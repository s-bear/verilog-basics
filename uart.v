==> flow/design.v <==
`timescale 1ns/10ps
module uart #(
    parameter ClkFreq = 50000000,
    parameter BaudRate = 9600,
    parameter DataBits = 8,
    parameter StopBits = 1,
    parameter ParityBits = 0,
    parameter ParityOdd = 1,
    parameter Samples = 8,
    parameter Cooldown = 1
)(
    input wire clk,
    input wire reset,
    input wire rx_enable,
    output reg [DataBits-1:0] rx_word,
    output reg rx_error,
    output reg rx_done,
    output wire rx_active,
    input wire tx_start,
    input wire [DataBits-1:0] tx_word,
    output reg tx_done,
    output wire tx_active,
    output wire rtr_n,  
    input wire cts_n,  
    input wire rxd,  
    output reg txd   
);
function integer cdiv;
    input integer a, b;
    begin
        cdiv = a/b;
        if(cdiv*b < a) cdiv = cdiv + 1;
    end
endfunction
function integer clog2;
    input integer a;
    begin
        a = a - 1;
        for(clog2 = 0; a > 0; clog2 = clog2 + 1) a = a >> 1;
    end
endfunction
localparam BaudTicks = ClkFreq / BaudRate;
localparam SampleTicks = ClkFreq / (BaudRate*Samples);
localparam FirstSampleTicks = BaudTicks - SampleTicks*(Samples-1);  
localparam SampleBits = clog2(Samples);
localparam BaudTBits = clog2(BaudTicks);
localparam [3:0]
    RX_IDLE     = 0,
    RX_START    = 1,
    RX_DATA     = 2,
    RX_PARITY   = 3,
    RX_STOP     = 4,
    RX_HOLD     = 5,
    RX_COOLDOWN = 6;
reg [3:0] rx_state, rx_state_D;
reg [2:0] rx_bit, rx_bit_D;
reg rx_error_D, rx_done_D;
reg [DataBits-1:0] rx_word_D;
reg rx_parity, rx_parity_D;
reg [1:0] rxd_sync_reg;  
reg [SampleBits-1:0] rx_samples, rx_samples_D, rx_sample_count, rx_sample_count_D;
reg [BaudTBits-1:0] rx_timer, rx_timer_D;
assign rtr_n = ~rx_enable | rx_error;
wire rxd_sync = rxd_sync_reg[0];
wire rx_sample_bit = rx_samples[SampleBits-1];  
assign rx_active = !(rx_state == RX_IDLE || rx_state == RX_HOLD);
always @* begin
    rx_state_D = rx_state;
    rx_bit_D = rx_bit;
    rx_error_D = rx_error;
    rx_done_D = 0;  
    rx_word_D = rx_word;
    rx_parity_D = rx_parity;
    rx_samples_D = rx_samples;
    rx_sample_count_D = rx_sample_count;
    rx_timer_D = rx_timer;
    if(rx_done) rx_error_D = 0;
    if(rx_timer > 0) begin
        rx_timer_D = rx_timer - 1;
    end else if(rx_sample_count > 0) begin  
        if(rx_sample_bit == 1'b0) rx_samples_D = rx_samples + rxd_sync;
        rx_sample_count_D = rx_sample_count - 1;
        rx_timer_D = SampleTicks - 1;
    end
    case(rx_state)
    RX_IDLE: if(rx_enable == 1'b1 && rxd_sync == 1'b0) begin
        rx_samples_D = 0;
        rx_sample_count_D = Samples-1;
        rx_timer_D = FirstSampleTicks-1;
        rx_state_D = RX_START;
    end
    RX_START: begin  
        if(rx_timer == 0 && rx_sample_count == 0) begin
            if(rx_sample_bit == 1'b0) begin
                rx_state_D = RX_DATA;
                rx_samples_D = 0;
                rx_sample_count_D = Samples-1;
                rx_timer_D = FirstSampleTicks-1;
                rx_bit_D = DataBits-1;
                rx_word_D = 0;
                rx_parity_D = ParityOdd[0];
            end else begin
                rx_state_D = RX_IDLE;
            end
        end
    end
    RX_DATA: begin  
        if(rx_timer == 0 && rx_sample_count == 0) begin
            rx_word_D = {rx_sample_bit, rx_word[DataBits-1:1]};
            rx_parity_D = rx_parity ^ rx_sample_bit;
            rx_samples_D = 0;
            rx_sample_count_D = Samples-1;
            rx_timer_D = FirstSampleTicks-1;
            if(rx_bit == 0) begin
                if(ParityBits == 0) begin
                    rx_state_D = RX_STOP;
                    rx_bit_D = StopBits-1;
                end else begin
                    rx_state_D = RX_PARITY;
                end
            end else begin
                rx_bit_D = rx_bit - 1;
            end
        end
    end
    RX_PARITY: begin
        if(rx_timer == 0 && rx_sample_count == 0) begin
            if(rx_sample_bit != rx_parity) begin
                rx_error_D = 1'b1;
            end
            rx_state_D = RX_STOP;
            rx_bit_D = StopBits-1;
            rx_samples_D = 0;
            rx_sample_count_D = Samples-1;
            rx_timer_D = FirstSampleTicks-1;
        end
    end
    RX_STOP: begin
        if(rx_bit == 0) begin  
            if(rx_sample_bit == 1'b1 && rxd_sync == 1'b0) begin
                if(rx_enable == 1'b1) begin
                    rx_done_D = 1'b1;
                    rx_samples_D = 0;
                    rx_sample_count_D = Samples-1;
                    rx_timer_D = FirstSampleTicks-1;
                    rx_state_D = RX_START;
                end else begin
                    rx_state_D = RX_HOLD;
                end
            end else if (rx_timer == 0 && rx_sample_count == 0) begin
                if(rx_sample_bit == 1'b0) begin
                    rx_error_D = 1'b1; 
                end
                if(rx_enable == 1'b1) begin
                    rx_done_D = 1'b1;
                    if(rxd_sync == 1'b0) begin
                        rx_samples_D = 0;
                        rx_sample_count_D = Samples-1;
                        rx_timer_D = FirstSampleTicks-1;
                        rx_state_D = RX_START;
                    end else begin
                        if(Cooldown > 0) begin
                            rx_samples_D = 0;
                            rx_sample_count_D = Samples-1;
                            rx_timer_D = FirstSampleTicks-1;
                            rx_bit_D = Cooldown-1;
                            rx_state_D = RX_COOLDOWN;
                        end else begin
                            rx_state_D = RX_IDLE;
                        end
                    end
                end else begin
                    rx_state_D = RX_HOLD;
                end
            end
        end else if(rx_timer == 0 && rx_sample_count == 0) begin
            rx_bit_D = rx_bit - 1;
            rx_samples_D = 0;
            rx_sample_count_D = Samples-1;
            rx_timer_D = FirstSampleTicks - 1;
        end
    end
    RX_HOLD: if(rx_enable == 1'b1) begin
        rx_done_D = 1;
        rx_state_D = RX_IDLE;
    end
    RX_COOLDOWN: begin
        if(rxd_sync == 1'b0) begin  
            rx_samples_D = 0;
            rx_sample_count_D = Samples-1;
            rx_timer_D = FirstSampleTicks-1;
            rx_state_D = RX_START;
        end else if(rx_timer == 0 && rx_sample_count == 0) begin
            if(rx_bit == 0) begin
                rx_state_D = RX_IDLE;
            end else begin
                rx_bit_D = rx_bit - 1;
                rx_samples_D = 0;
                rx_sample_count_D = Samples-1;
                rx_timer_D = FirstSampleTicks-1;
            end
        end
    end
    endcase
end
localparam [2:0]
    TX_IDLE     = 0,
    TX_START    = 1,
    TX_DATA     = 2,
    TX_PARITY   = 3,
    TX_STOP     = 4,
    TX_DONE     = 5;
reg [2:0] tx_state, tx_state_D;
reg [2:0] tx_bit, tx_bit_D;
reg tx_done_D, txd_D;
reg [DataBits-1:0] tx_word_sr, tx_word_sr_D;
reg [BaudTBits-1:0] tx_timer, tx_timer_D;
reg tx_parity, tx_parity_D;
reg [1:0] cts_sync_reg;  
wire cts_sync = cts_sync_reg[0];
assign tx_active = (tx_state != TX_IDLE);
always @* begin
    tx_state_D = tx_state;
    tx_bit_D = tx_bit;
    tx_done_D = 0;  
    txd_D = txd;
    tx_word_sr_D = tx_word_sr;
    tx_timer_D = tx_timer;
    tx_parity_D = tx_parity;
    if(tx_timer > 0) tx_timer_D = tx_timer - 1;
    case(tx_state)
    TX_IDLE: begin
        if(cts_sync == 1'b1 && tx_start == 1'b1) begin
            tx_state_D = TX_START;
            tx_word_sr_D = tx_word;
            tx_timer_D = BaudTicks-1;
            tx_parity_D = ParityOdd[0];
            txd_D = 1'b0;  
        end
    end
    TX_START: begin
        if(tx_timer == 0) begin
            tx_timer_D = BaudTicks-1;
            tx_state_D = TX_DATA;
            tx_bit_D = DataBits-1;
            tx_parity_D = tx_parity ^ tx_word_sr[0];
            txd_D = tx_word_sr[0];
            tx_word_sr_D = {1'b1, tx_word_sr[DataBits-1:1]};
        end
    end
    TX_DATA: begin
        if(tx_timer == 0) begin
            tx_timer_D = BaudTicks-1;
            if(tx_bit == 0) begin
                if(ParityBits == 0) begin
                    tx_state_D = TX_STOP;
                    tx_bit_D = StopBits-1;
                    txd_D = 1'b1;
                end else begin
                    tx_state_D = TX_PARITY;
                    txd_D = tx_parity;
                end
            end else begin
                tx_bit_D = tx_bit - 1;
                txd_D = tx_word_sr[0];
                tx_parity_D = tx_parity ^ tx_word_sr[0];
                tx_word_sr_D = {1'b1, tx_word_sr[DataBits-1:1]};
            end
        end
    end
    TX_PARITY: begin
        if(tx_timer == 0) begin
            tx_timer_D = BaudTicks-1;
            tx_state_D = TX_STOP;
            tx_bit_D = StopBits-1;
            txd_D = 1'b1;
        end
    end
    TX_STOP: begin
        if(tx_timer == 0) begin
            if(tx_bit == 0) begin
                tx_state_D = TX_DONE;
                tx_done_D = 1'b1;
            end else begin
                tx_timer_D = BaudTicks-1;
                tx_bit_D = tx_bit - 1;
            end
        end
    end
    TX_DONE: begin
        tx_state_D = TX_IDLE;
    end
    endcase
end
always @(posedge clk) begin
    if(reset) begin
        rx_state <= RX_IDLE;
        rx_bit <= 0;
        rx_error <= 0;
        rx_done <= 0;
        rx_word <= 0;
        rx_parity <= 0;
        rx_samples <= 0;
        rx_sample_count <= 0;
        rx_timer <= 0;
        rxd_sync_reg <= 0;
        tx_state <= TX_IDLE;
        tx_bit <= 0;
        tx_done <= 0;
        txd <= 1'b1;  
        tx_word_sr <= 0;
        tx_timer <= 0;
        tx_parity <= 0;
        cts_sync_reg <= 0;
    end else begin
        rx_state <= rx_state_D;
        rx_bit <= rx_bit_D;
        rx_error <= rx_error_D;
        rx_done <= rx_done_D;
        rx_word <= rx_word_D;
        rx_parity <= rx_parity_D;
        rx_samples <= rx_samples_D;
        rx_sample_count <= rx_sample_count_D;
        rx_timer <= rx_timer_D;
        rxd_sync_reg <= {rxd, rxd_sync_reg[1]};
        tx_state <= tx_state_D;
        tx_bit <= tx_bit_D;
        tx_done <= tx_done_D;
        txd <= txd_D;
        tx_word_sr <= tx_word_sr_D;
        tx_timer <= tx_timer_D;
        tx_parity <= tx_parity_D;
        cts_sync_reg <= {~cts_n, cts_sync_reg[1]};
    end
end
endmodule
Step by step through the tools: uart
Tool output for the design above, in the order of the flow.
Lines are those of the file above, counted from 1.
Library cell names are shortened.
{"block": "setup", "top_module": "uart", "clock": "clk", "cell_library": "sky130hd", "corner": "tt_025C_1v80"}

Word-level counts
Source: Yosys, flattened and elaborated, memories not mapped. Widths are those after wreduce. Registers that Yosys merges into a memory's read port (data or address) are not register bits. Print and check cells do not count. Equal cells are merged and count once.
{"block": "bits", "regBits": 70, "inputBits": 14, "output_inout_bits": 15, "word_cells": 232}
{"block": "classes", "add_sub_neg": 6, "cmp": 3, "eq_ne": 39, "mux": 129, "n_logic": 7, "reduce_and_logical": 31}
{"block": "op_table", "op": "13-bit two-way mux", "count": 18}
{"block": "op_table", "op": "3-bit two-way mux", "count": 57}
{"block": "op_table", "op": "13-bit case mux with 5-bit select", "count": 1}
{"block": "op_table", "op": "8-bit two-way mux", "count": 7}
{"block": "op_table", "op": "4-bit two-way mux", "count": 12}
{"block": "op_table", "op": "3-bit case mux with 5-bit select", "count": 3}
{"block": "op_table", "op": "13-bit case mux with 3-bit select", "count": 1}
{"block": "op_table", "op": "2-bit inequality test (second input constant)", "count": 19}
{"block": "op_table", "op": "4-bit case mux with 7-bit select", "count": 1}
{"block": "op_table", "op": "13-bit by 1-bit subtractor with 13-bit output (second input constant)", "count": 2}
{"block": "op_table", "op": "13-bit by 1-bit greater-than comparator with 1-bit output (second input constant)", "count": 2}
{"block": "op_table", "op": "13-bit logical NOT", "count": 2}
{"block": "op_table", "op": "8-bit case mux with 3-bit select", "count": 1}
{"block": "op_table", "op": "3-bit inequality test (second input constant)", "count": 7}
{"block": "op_table", "op": "1-bit two-way mux", "count": 20}
{"block": "op_table", "op": "3-bit case mux with 6-bit select", "count": 1}
{"block": "op_table", "op": "8-bit case mux with 2-bit select", "count": 1}
{"block": "op_table", "op": "13-bit AND reduction", "count": 1}
{"block": "op_table", "op": "3-bit logical NOT", "count": 4}
{"block": "op_table", "op": "4-bit by 3-bit equality test with 1-bit output (second input constant)", "count": 3}
{"block": "op_table", "op": "3-bit case mux with 4-bit select", "count": 1}
{"block": "op_table", "op": "11-bit AND reduction", "count": 1}
{"block": "op_table", "op": "5-bit AND reduction", "count": 2}
{"block": "op_table", "op": "3-bit by 1-bit subtractor with 3-bit output (second input constant)", "count": 3}
{"block": "op_table", "op": "4-bit by 2-bit equality test with 1-bit output (second input constant)", "count": 2}
{"block": "op_table", "op": "4-bit nonzero test", "count": 2}
{"block": "op_table", "op": "8-bit AND reduction", "count": 1}
{"block": "op_table", "op": "7-bit nonzero test", "count": 1}
Not listed: further kinds 26, cells in them 39.

Longest topological paths
Yosys ltp: most cells in a row. Word level: on the elaborated netlist, between registers, memories and ports. Mapped: between sequential cells and ports; inverters and the memories' decode and read muxes count.
{"block": "depth", "depth_word": 9, "abc_area": 0, "depth_mapped": 9, "ltp_nobuf": 8}

Netlist
Yosys stat after the flow's synthesis: flattened, memories mapped to cells. It holds for the ABC_AREA given above (unset counts as 0); a run with the other value may have another netlist.
{"block": "synth_totals", "cell_count": 483, "yosys_area_um2": 3988.8, "sequential_area_um2": 1421.4, "ffs": 71, "n_buf": 27}
{"block": "types", "type": "dfxtp_1", "count": 71, "area_total_um2": 1.42E+03}
{"block": "types", "type": "a21oi_1", "count": 54, "area_total_um2": 270.259}
{"block": "types", "type": "nor2_1", "count": 41, "area_total_um2": 153.898}
{"block": "types", "type": "ha_1", "count": 12, "area_total_um2": 150.144}
{"block": "types", "type": "a211oi_1", "count": 16, "area_total_um2": 120.115}
{"block": "types", "type": "nand2_1", "count": 31, "area_total_um2": 116.362}
{"block": "types", "type": "nor3_1", "count": 23, "area_total_um2": 115.11}
{"block": "types", "type": "xor2_1", "count": 13, "area_total_um2": 113.859}
{"block": "types", "type": "inv_1", "count": 29, "area_total_um2": 108.854}
{"block": "types", "type": "o21ai_0", "count": 20, "area_total_um2": 100.096}
{"block": "types", "type": "a211o_1", "count": 10, "area_total_um2": 87.584}
{"block": "types", "type": "nor4_4", "count": 4, "area_total_um2": 85.082}
{"block": "types", "type": "clkbuf_1", "count": 21, "area_total_um2": 78.826}
{"block": "types", "type": "nand3_1", "count": 15, "area_total_um2": 75.072}
{"block": "types", "type": "nor2b_1", "count": 12, "area_total_um2": 75.072}
{"block": "types", "type": "nand4_1", "count": 10, "area_total_um2": 62.56}
{"block": "types", "type": "nand2b_1", "count": 8, "area_total_um2": 50.048}
{"block": "types", "type": "xnor2_1", "count": 4, "area_total_um2": 35.034}
Not listed: further types 52, cells in them 89.

Timing after synthesis
OpenSTA on the mapped netlist: ideal clock, no wires. The path of least setup slack (recovery checks aside). Input and output delay are each 20% of the period. Register names are those of the netlist, which keeps one name where synthesis merged equal registers.
{"block": "synth_path", "path_kind": "flip-flop to flip-flop", "startpoint": "register tx_timer[3]", "endpoint": "register tx_timer[0]", "tclk_ps": 3270, "setup_time_ps": 92, "t_first_pin_ps": 0, "t_arrival_ps": 2080, "required_time_ps": 3178, "setup_slack_ps": 1098, "path_delay_ps": 2172, "path_stages": 9, "path_buffers": 1, "synth_period_reached_ps": 2172}
"path_delay_ps" = arrival - input delay + setup time.
"path_stages": output pins that drive a net of the path, with the launching flip-flop's if there is one; two outputs of one cell count as two.
"synth_period_reached_ps" = period - worst setup slack (recovery checks aside). The figure is calculated, with input and output delays left at 20% of the set period.
The rows between start and end are the longest chain of elaborated cells between them; the timing report does not say that the signal goes this way. Where chains are equally long, one stands for them.
Each line given opens the expression or statement behind the cell; cells for indexed reads and writes are added by Yosys, which also makes memories of some case tables.
{"block": "synth_via", "path_cell_list": "dfxtp_1 nor4_1 and4_1 inv_1 buf_2 ha_1 a21oi_1 mux2_2 o32ai_1", "elab_chain_cells": 5, "cells_between": 8, "cone_classes": "1 x compare; 6 x mux; 1 x reduce/logical"}
{"block": "synth_rtl", "element": "from (decl)", "line": 217, "source": "reg [BaudTBits-1:0] tx_timer, tx_timer_D;"}
{"block": "synth_rtl", "element": "from (assign)", "line": 312, "source": "tx_timer <= 0;"}
{"block": "synth_rtl", "element": "from (assign)", "line": 331, "source": "tx_timer <= tx_timer_D;"}
{"block": "synth_rtl", "element": "13-bit by 1-bit greater-than comparator with 1-bit output", "line": 230, "source": "if(tx_timer > 0) tx_timer_D = tx_timer - 1;"}
{"block": "synth_rtl", "element": "13-bit two-way mux", "line": 230}
{"block": "synth_rtl", "element": "13-bit two-way mux", "line": 281, "source": "if(tx_bit == 0) begin"}
{"block": "synth_rtl", "element": "13-bit two-way mux", "line": 280, "source": "if(tx_timer == 0) begin"}
{"block": "synth_rtl", "element": "13-bit case mux with 3-bit select", "line": 231, "source": "case(tx_state)"}
{"block": "synth_rtl", "element": "to (assign)", "line": 312}
{"block": "synth_rtl", "element": "to (assign)", "line": 331}
{"block": "synth_rtl", "element": "to (decl)", "line": 217}

Path in the finished layout
Path of least setup slack in the final report of entry A (OpenROAD, finished layout, wires in). Where an end is a register, its clock arrival counts in the times.
The report prints the path's times to 10 ps; the period is as set.
{"block": "layout_path", "path_kind": "flip-flop to flip-flop", "startpoint": "register tx_timer[3]", "endpoint": "register tx_timer[0]", "tclk_ps": 3330, "setup_time_ps": 160, "t_first_pin_ps": 340, "t_arrival_ps": 3560, "required_time_ps": 3500, "setup_slack_ps": -50, "path_stages": 9, "path_buffers": 1}
The rows between start and end are the longest chain of elaborated cells between them; the timing report does not say that the signal goes this way. Where chains are equally long, one stands for them.
{"block": "layout_via", "path_cell_list": "dfxtp_1 nor4_1 and4_1 buf_4 inv_1 ha_1 a21oi_1 mux2_2 o32ai_1", "elab_chain_cells": 5, "cells_between": 8, "cone_classes": "1 x compare; 6 x mux; 1 x reduce/logical"}
{"block": "layout_rtl", "element": "from (decl)", "line": 217, "source": "reg [BaudTBits-1:0] tx_timer, tx_timer_D;"}
{"block": "layout_rtl", "element": "from (assign)", "line": 312, "source": "tx_timer <= 0;"}
{"block": "layout_rtl", "element": "from (assign)", "line": 331, "source": "tx_timer <= tx_timer_D;"}
{"block": "layout_rtl", "element": "13-bit by 1-bit greater-than comparator with 1-bit output", "line": 230, "source": "if(tx_timer > 0) tx_timer_D = tx_timer - 1;"}
{"block": "layout_rtl", "element": "13-bit two-way mux", "line": 230}
{"block": "layout_rtl", "element": "13-bit two-way mux", "line": 281, "source": "if(tx_bit == 0) begin"}
{"block": "layout_rtl", "element": "13-bit two-way mux", "line": 280, "source": "if(tx_timer == 0) begin"}
{"block": "layout_rtl", "element": "13-bit case mux with 3-bit select", "line": 231, "source": "case(tx_state)"}
{"block": "layout_rtl", "element": "to (assign)", "line": 312}
{"block": "layout_rtl", "element": "to (assign)", "line": 331}
{"block": "layout_rtl", "element": "to (decl)", "line": 217}

==> runs of uart <==
Settings and measured results of 2 stored flow runs for module uart (sky130hd), not sorted in any way. The constraints put input and output delay at 20% of the set period each and load the outputs with 0.01 pF.
"period_reached_ps": clock period set for the run, less the worst setup slack. It is reckoned from that one timing run; input and output delays stay at 20% of the period that was set.
"worst_path_time_ps" is the time allowed to the run's worst setup path (the clock period less input and output delay, where it has them) less its slack. Clock arrival times count: a late capture clock shortens it, a late launch clock lengthens it.
By "totalPower_mw" is meant OpenSTA's value without simulated activity: inputs other than the clock are taken to toggle once in ten clock periods, and the tool carries that through the logic.
"worst_path_time_ps" is known to 10 ps.

Entry A
==> flow/run.sh <==
#!/bin/bash
# the make line also repeats the synthesis and layout settings of config.mk as NAME=value (left out here)
make -C /OpenROAD-flow-scripts/flow DESIGN_CONFIG=/design/flow/config.mk WORK_HOME=/design/flow/orfs CLKGATE_MAP_FILE= finish
==> flow/config.mk <==
export PLATFORM = sky130hd
export DESIGN_NAME = uart
export DESIGN_NICKNAME = uart
export VERILOG_FILES = /design/flow/design.v
export SDC_FILE = /design/flow/constraint.sdc
export NUM_CORES = 4
export LEC_CHECK = 0
export CAP_MARGIN = 20
export CELL_PAD_IN_SITES_DETAIL_PLACEMENT = 2
export CORE_ASPECT_RATIO = 0.51
export CORE_MARGIN = 2
export CORE_UTILIZATION = 38
export CTS_CLUSTER_DIAMETER = 194
export CTS_CLUSTER_SIZE = 14
export GPL_ROUTABILITY_DRIVEN = 1
export PLACE_DENSITY = 0.88
export SETUP_SLACK_MARGIN = -0.08
export SLEW_MARGIN = 20
==> flow/constraint.sdc <==
create_clock -name core_clock -period 3.33 [get_ports {clk}]
set_input_delay 0.6660 -clock core_clock [delete_from_list [all_inputs] [get_ports {clk}]]
set_output_delay 0.6660 -clock core_clock [all_outputs]
set_load 0.01 [all_outputs]

==> results of entry A, as JSON <==
{
  "synth_chip_area_um2": 3988.8,
  "final_die_area_um2": 11379.1,
  "cell_area_final_um2": 4765.8,
  "post_route_util_pct": 47.1,
  "final_setup_ws_ps": -53,
  "setupTns_ps": -53,
  "hold_worst_slack_ps": 467,
  "totalPower_mw": 4.023,
  "period_reached_ps": 3383,
  "worst_path_time_ps": 3380,
  "worstPathKind": "flip-flop to flip-flop"
}

Entry B
==> flow/run.sh <==
#!/bin/bash
# the make line also repeats the synthesis and layout settings of config.mk as NAME=value (left out here)
make -C /OpenROAD-flow-scripts/flow DESIGN_CONFIG=/design/flow/config.mk WORK_HOME=/design/flow/orfs CLKGATE_MAP_FILE= finish
==> flow/config.mk <==
export PLATFORM = sky130hd
export DESIGN_NAME = uart
export DESIGN_NICKNAME = uart
export VERILOG_FILES = /design/flow/design.v
export SDC_FILE = /design/flow/constraint.sdc
export NUM_CORES = 4
export LEC_CHECK = 0
export CAP_MARGIN = 15
export CELL_PAD_IN_SITES_GLOBAL_PLACEMENT = 0
export CORE_ASPECT_RATIO = 1.74
export CORE_MARGIN = 4
export CORE_UTILIZATION = 69
export GPL_TIMING_DRIVEN = 0
export MAX_ROUTING_LAYER = met4
export PLACE_DENSITY_LB_ADDON = 0.2
export SETUP_SLACK_MARGIN = -0.05
export SLEW_MARGIN = 20
==> flow/constraint.sdc <==
create_clock -name core_clock -period 1.99 [get_ports {clk}]
set_input_delay 0.3980 -clock core_clock [delete_from_list [all_inputs] [get_ports {clk}]]
set_output_delay 0.3980 -clock core_clock [all_outputs]
set_load 0.01 [all_outputs]

==> results of entry B, as JSON <==
{
  "synth_chip_area_um2": 3988.8,
  "final_die_area_um2": 7108.2,
  "cell_area_final_um2": 5221.3,
  "post_route_util_pct": 92.7,
  "final_setup_ws_ps": -314,
  "setupTns_ps": -8061,
  "hold_worst_slack_ps": 457,
  "totalPower_mw": 6.913,
  "period_reached_ps": 2304,
  "worst_path_time_ps": 2300,
  "worstPathKind": "flip-flop to flip-flop"
}
